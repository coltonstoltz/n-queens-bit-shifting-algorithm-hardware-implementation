==> flow/design.v <==
`timescale 1ns / 1ps
module SevenSegmentDisplay(
    input clk,
    input [31:0] x,
    output wire dp,
    output reg [7:0] anodes,
    output reg [6:0] seg
);
    reg [19:0] clk_div = 0;
    wire [3:0] s;
    reg [3:0] digit;
    wire [7:0] aen;
    assign s = clk_div[19:17];
    assign dp = 1'b1;
    assign aen = 8'b11111111;  
    always @(posedge clk) begin
        case (s)
            0  : digit <= x[3:0];
            1  : digit <= x[7:4];
            2  : digit <= x[11:8];
            3  : digit <= x[15:12];
            4  : digit <= x[19:16];
            5  : digit <= x[23:20];
            6  : digit <= x[27:24];
            7  : digit <= x[31:28];            
            default : digit <= x[3:0];
        endcase
    end
    always @(*) begin
        case(digit)
            0   : seg = 7'b1000000;
            1   : seg = 7'b1111001;
            2   : seg = 7'b0100100;
            3   : seg = 7'b0110000;
            4   : seg = 7'b0011001;
            5   : seg = 7'b0010010;
            6   : seg = 7'b0000010;
            7   : seg = 7'b1111000;
            8   : seg = 7'b0000000;
            9   : seg = 7'b0010000;
            'hA : seg = 7'b0001000;
            'hB : seg = 7'b0000011;
            'hC : seg = 7'b1000110;
            'hD : seg = 7'b0100001;
            'hE : seg = 7'b0000110;
            'hF : seg = 7'b0001110;
            default : seg = 7'b0000000;
        endcase
    end
    always @(*)begin
      anodes=8'b11111111;
      if(aen[s] == 1)
        anodes[s] = 0;
    end
    always @(posedge clk) begin
        clk_div <= clk_div + 1'b1;
    end
endmodule
From RTL to reports: SevenSegmentDisplay

The steps from the RTL of SevenSegmentDisplay to its reports follow in flow order.
Line numbers count from 1 in the design file above.
The mark -- stands for no value.

Top: SevenSegmentDisplay
Clock port: clk
Library: sky130hd
Corner: tt_025C_1v80

After elaboration

Counts by Yosys on the flattened word-level netlist (proc, flatten, opt, wreduce; memories kept). Register bits leave out memories and registers merged into their read ports (data or address); mux counts leave out enables and synchronous resets folded into registers. Print and check cells are left out. Cells with the same type and inputs are merged into one.
Memory sizes are those after Yosys's memory passes, which may raise the word count (mostly to a power of two), join words into wider ones and drop unused or constant bits.

Memories: 1
Clocked read ports x word width: 7
Bits in registers: 20
Input port bits: 33
Bits in read-only memories: 112
Output and inout port bits: 16

Shift operators: 3
Multiplexer cells: 2
Bitwise gates (word level): 2
Eq/ne operators: 7
Add/sub/neg operators: 2

Memories:

| memory           | depth | width | read ports | write ports | line | text |
| (name not given) | 16    | 7     | 1          | 0           | 30   | `case(digit)` |

Operator list:

| cell                                                 | number |
| case mux 4 bit (select 7 bit)                        | 1 |
| adder 20 x 1 -> 20 bit (second input constant)       | 1 |
| variable shift 1 x 5 -> 8 bit (first input constant) | 2 |
| == test 3 bit (second input constant)                | 4 |
| indexed select 8 x 3 -> 1 bit (first input constant) | 1 |
| OR 8 bit                                             | 1 |
| inverter 8 bit                                       | 1 |
| two-way mux 8 bit                                    | 1 |
| == test 3 x 2 -> 1 bit (second input constant)       | 2 |
| negator 3 -> 5 bit                                   | 1 |
| == test 3 x 1 -> 1 bit (second input constant)       | 1 |

Logic depth

Longest topological path by Yosys (ltp), each cell counted once; first at word level (registers and memories cut), then after technology mapping (sequential cells cut; the memories' decode and read muxes count).

Depth in word-level cells: 5
ABC_AREA: 0
Depth in mapped cells: 13
Depth with buffers taken out: 11

Netlist

The flow's flattened synthesis, as Yosys stat reports it; memories are mapped. The netlist is that of the ABC_AREA named above (0 if unset); the other value can give another one.
The area totals of this step are shown rounded.

Cell types:

| cell type                 | number | total area (µm²) |
| sky130_fd_sc_hd__dfxtp_1  | 27     | 540.518 |
| sky130_fd_sc_hd__ha_1     | 13     | 162.656 |
| sky130_fd_sc_hd__xnor2_1  | 17     | 148.893 |
| sky130_fd_sc_hd__mux2i_1  | 9      | 90.086 |
| sky130_fd_sc_hd__nand3_1  | 17     | 85.082 |
| sky130_fd_sc_hd__inv_1    | 12     | 45.043 |
| sky130_fd_sc_hd__nand2_1  | 11     | 41.29 |
| sky130_fd_sc_hd__buf_6    | 3      | 33.782 |
| sky130_fd_sc_hd__mux2_2   | 3      | 33.782 |
| sky130_fd_sc_hd__nor2_1   | 9      | 33.782 |
| sky130_fd_sc_hd__and4_1   | 3      | 26.275 |
| sky130_fd_sc_hd__a21oi_1  | 5      | 25.024 |
| sky130_fd_sc_hd__a22oi_1  | 3      | 22.522 |
| sky130_fd_sc_hd__o32a_4   | 1      | 22.522 |
| sky130_fd_sc_hd__a222oi_1 | 2      | 20.019 |
| sky130_fd_sc_hd__a32o_1   | 2      | 20.019 |
| sky130_fd_sc_hd__a221oi_1 | 2      | 17.517 |
| sky130_fd_sc_hd__o22a_4   | 1      | 17.517 |

Other cell types: 22; their cells: 28.

Mapped cells: 168
Mapped flip-flops: 27
Mapped area: 1590 µm²
Area of sequential cells: 541 µm²

Timing after synthesis

Source: OpenSTA report_checks on the synthesized netlist (no wires, ideal clock, input and output delay 20% of the period each), path of least setup slack; recovery checks are left aside. Register names are those of the netlist, which keeps one name where synthesis merged equal registers.

Path type: register -> register
Start point: register clk_div[17]
End point: register (no name shown)
Setup time: 0.117 ns
Setup slack: 1.128 ns
Data required time: 3.943 ns
Stages on the path: 13
Arrival: 2.815 ns
Buffers on the path: 2
Clock period: 4.06 ns
Path delay: 2.932 ns
Launch time at the first pin: 0.000 ns
Synthesis period reached: 2.932 ns

"path delay" is the arrival time less input delay plus setup time.
"stages on the path" counts driving pins, that of a launching flip-flop among them; a cell with two outputs on the path counts twice.
"synthesis period reached" is the clock period less the worst setup slack; recovery checks do not enter. This is arithmetic on one report: input and output delays are still those of the set period (20% each).
Between the ends stands the longest chain of elaborated cells between them, by number of cells; it is not shown to be the way that was timed. Of several equally long chains one is given.
A line is the first line of the expression or statement that the cell stems from. Yosys adds cells for indexed reads and writes and turns some case tables into memories.

Cell sequence: sky130_fd_sc_hd__dfxtp_1 > sky130_fd_sc_hd__clkbuf_1 > sky130_fd_sc_hd__inv_1 > sky130_fd_sc_hd__ha_1 > sky130_fd_sc_hd__ha_1 > sky130_fd_sc_hd__or4_4 > sky130_fd_sc_hd__buf_6 > sky130_fd_sc_hd__a21oi_1 > sky130_fd_sc_hd__inv_1 > sky130_fd_sc_hd__ha_1 > sky130_fd_sc_hd__inv_1 > sky130_fd_sc_hd__mux2i_1 > sky130_fd_sc_hd__a32o_1
Cells in the longest elaborated chain: 2
Elaborated cells on any way between the ends: 8
Source lines of those cells: 1
Classes of those cells: eq/ne: 7; mux: 1

RTL lines, path after synthesis:

| what                          | line | text |
| start, declared               | 9    | `reg [19:0] clk_div = 0;` |
| start, assigned               | 56   | `clk_div <= clk_div + 1'b1;` |
| == test 3 bit                 | 17   | `case (s)` |
| case mux 4 bit (select 7 bit) | 17   |  |

Path in the finished layout

From the final timing report of run 1: the path of least setup slack in the routed layout; clock arrival at registers is part of the times.

Path type: register -> output
Start point: register clk_div[19]
End point: output anodes[1]
Clock period: 4.05 ns
Arrival: 2.41 ns
Setup slack: 0.83 ns
Stages on the path: 6
Launch time at the first pin: 0.27 ns
Data required time: 3.24 ns
External output delay: 0.81 ns
Buffers on the path: 1

Cell sequence: sky130_fd_sc_hd__dfxtp_1 > sky130_fd_sc_hd__inv_1 > sky130_fd_sc_hd__ha_1 > sky130_fd_sc_hd__nor2b_1 > sky130_fd_sc_hd__nand3_1 > sky130_fd_sc_hd__clkdlybuf4s50_1

RTL lines, path after layout:

| what            | line | text |
| start, declared | 9    | `reg [19:0] clk_div = 0;` |
| start, assigned | 56   | `clk_div <= clk_div + 1'b1;` |
| end, declared   | 6    | `output reg [7:0] anodes,` |

No chain of elaborated cells between the ends is given.

# Flow runs of SevenSegmentDisplay

Measured data: module SevenSegmentDisplay, platform sky130hd, 2 stored runs of the flow under differing settings, order arbitrary. Input and output delays are each 20% of the period that was set; the output load is 0.01 pF.
"period achieved" = clock period - worst setup slack. The figure is calculated, with input and output delays left at 20% of the set period.
"allowed time less slack (worst setup path)": the worst setup path's part of the clock period (all of it between registers, 20% less for each end at a port) less its slack. A launch clock that arrives late makes it longer, a capture clock that arrives late makes it shorter.
By "total power of the final layout" is meant OpenSTA's value without simulated activity: inputs other than the clock are taken to toggle once in ten clock periods, and the tool carries that through the logic.
Measured values are rounded.
Among the settings, . means not set for that run.

| name                                            | run 1              | run 2              |
| period_ns                                       | 4.05               | 3.63               |
| CORE_UTILIZATION                                | 28                 | 69                 |
| SETUP_SLACK_MARGIN                              | 0.45               | 0.81               |
| PLACE_DENSITY_LB_ADDON                          | 0.12               | .                  |
| CELL_PAD_IN_SITES_GLOBAL_PLACEMENT              | 2                  | .                  |
| MAX_ROUTING_LAYER                               | met5               | met5               |
| CAP_MARGIN                                      | 20                 | 10                 |
| CORE_MARGIN                                     | 2                  | 2                  |
| SLEW_MARGIN                                     | 20                 | 20                 |
| HOLD_SLACK_MARGIN                               | .                  | -0.06              |
| CORE_ASPECT_RATIO                               | .                  | 1.98               |
| ABC_AREA                                        | .                  | 1                  |
| CTS_CLUSTER_SIZE                                | .                  | 23                 |
| CTS_CLUSTER_DIAMETER                            | .                  | 387                |
| allowed time less slack (worst setup path) (ns) | 2.41               | 2.03               |
| worst setup path type                           | register -> output | register -> output |
| standard-cell area of the final layout (µm²)    | 2140               | 2390               |
| total die area (µm²)                            | 6310               | 3160               |
| mapped cell area after synthesis (µm²)          | 1590               | 1870               |
| total negative setup slack (ns)                 | 0.000              | 0.000              |
| post-layout utilization                         | 0.389              | 0.93               |
| period achieved (ns)                            | 3.221              | 2.760              |
| worst setup slack after layout (ns)             | 0.829              | 0.870              |
| worst hold slack after layout (ns)              | 0.429              | 0.444              |
| total power of the final layout (mW)            | 0.503              | 0.556              |
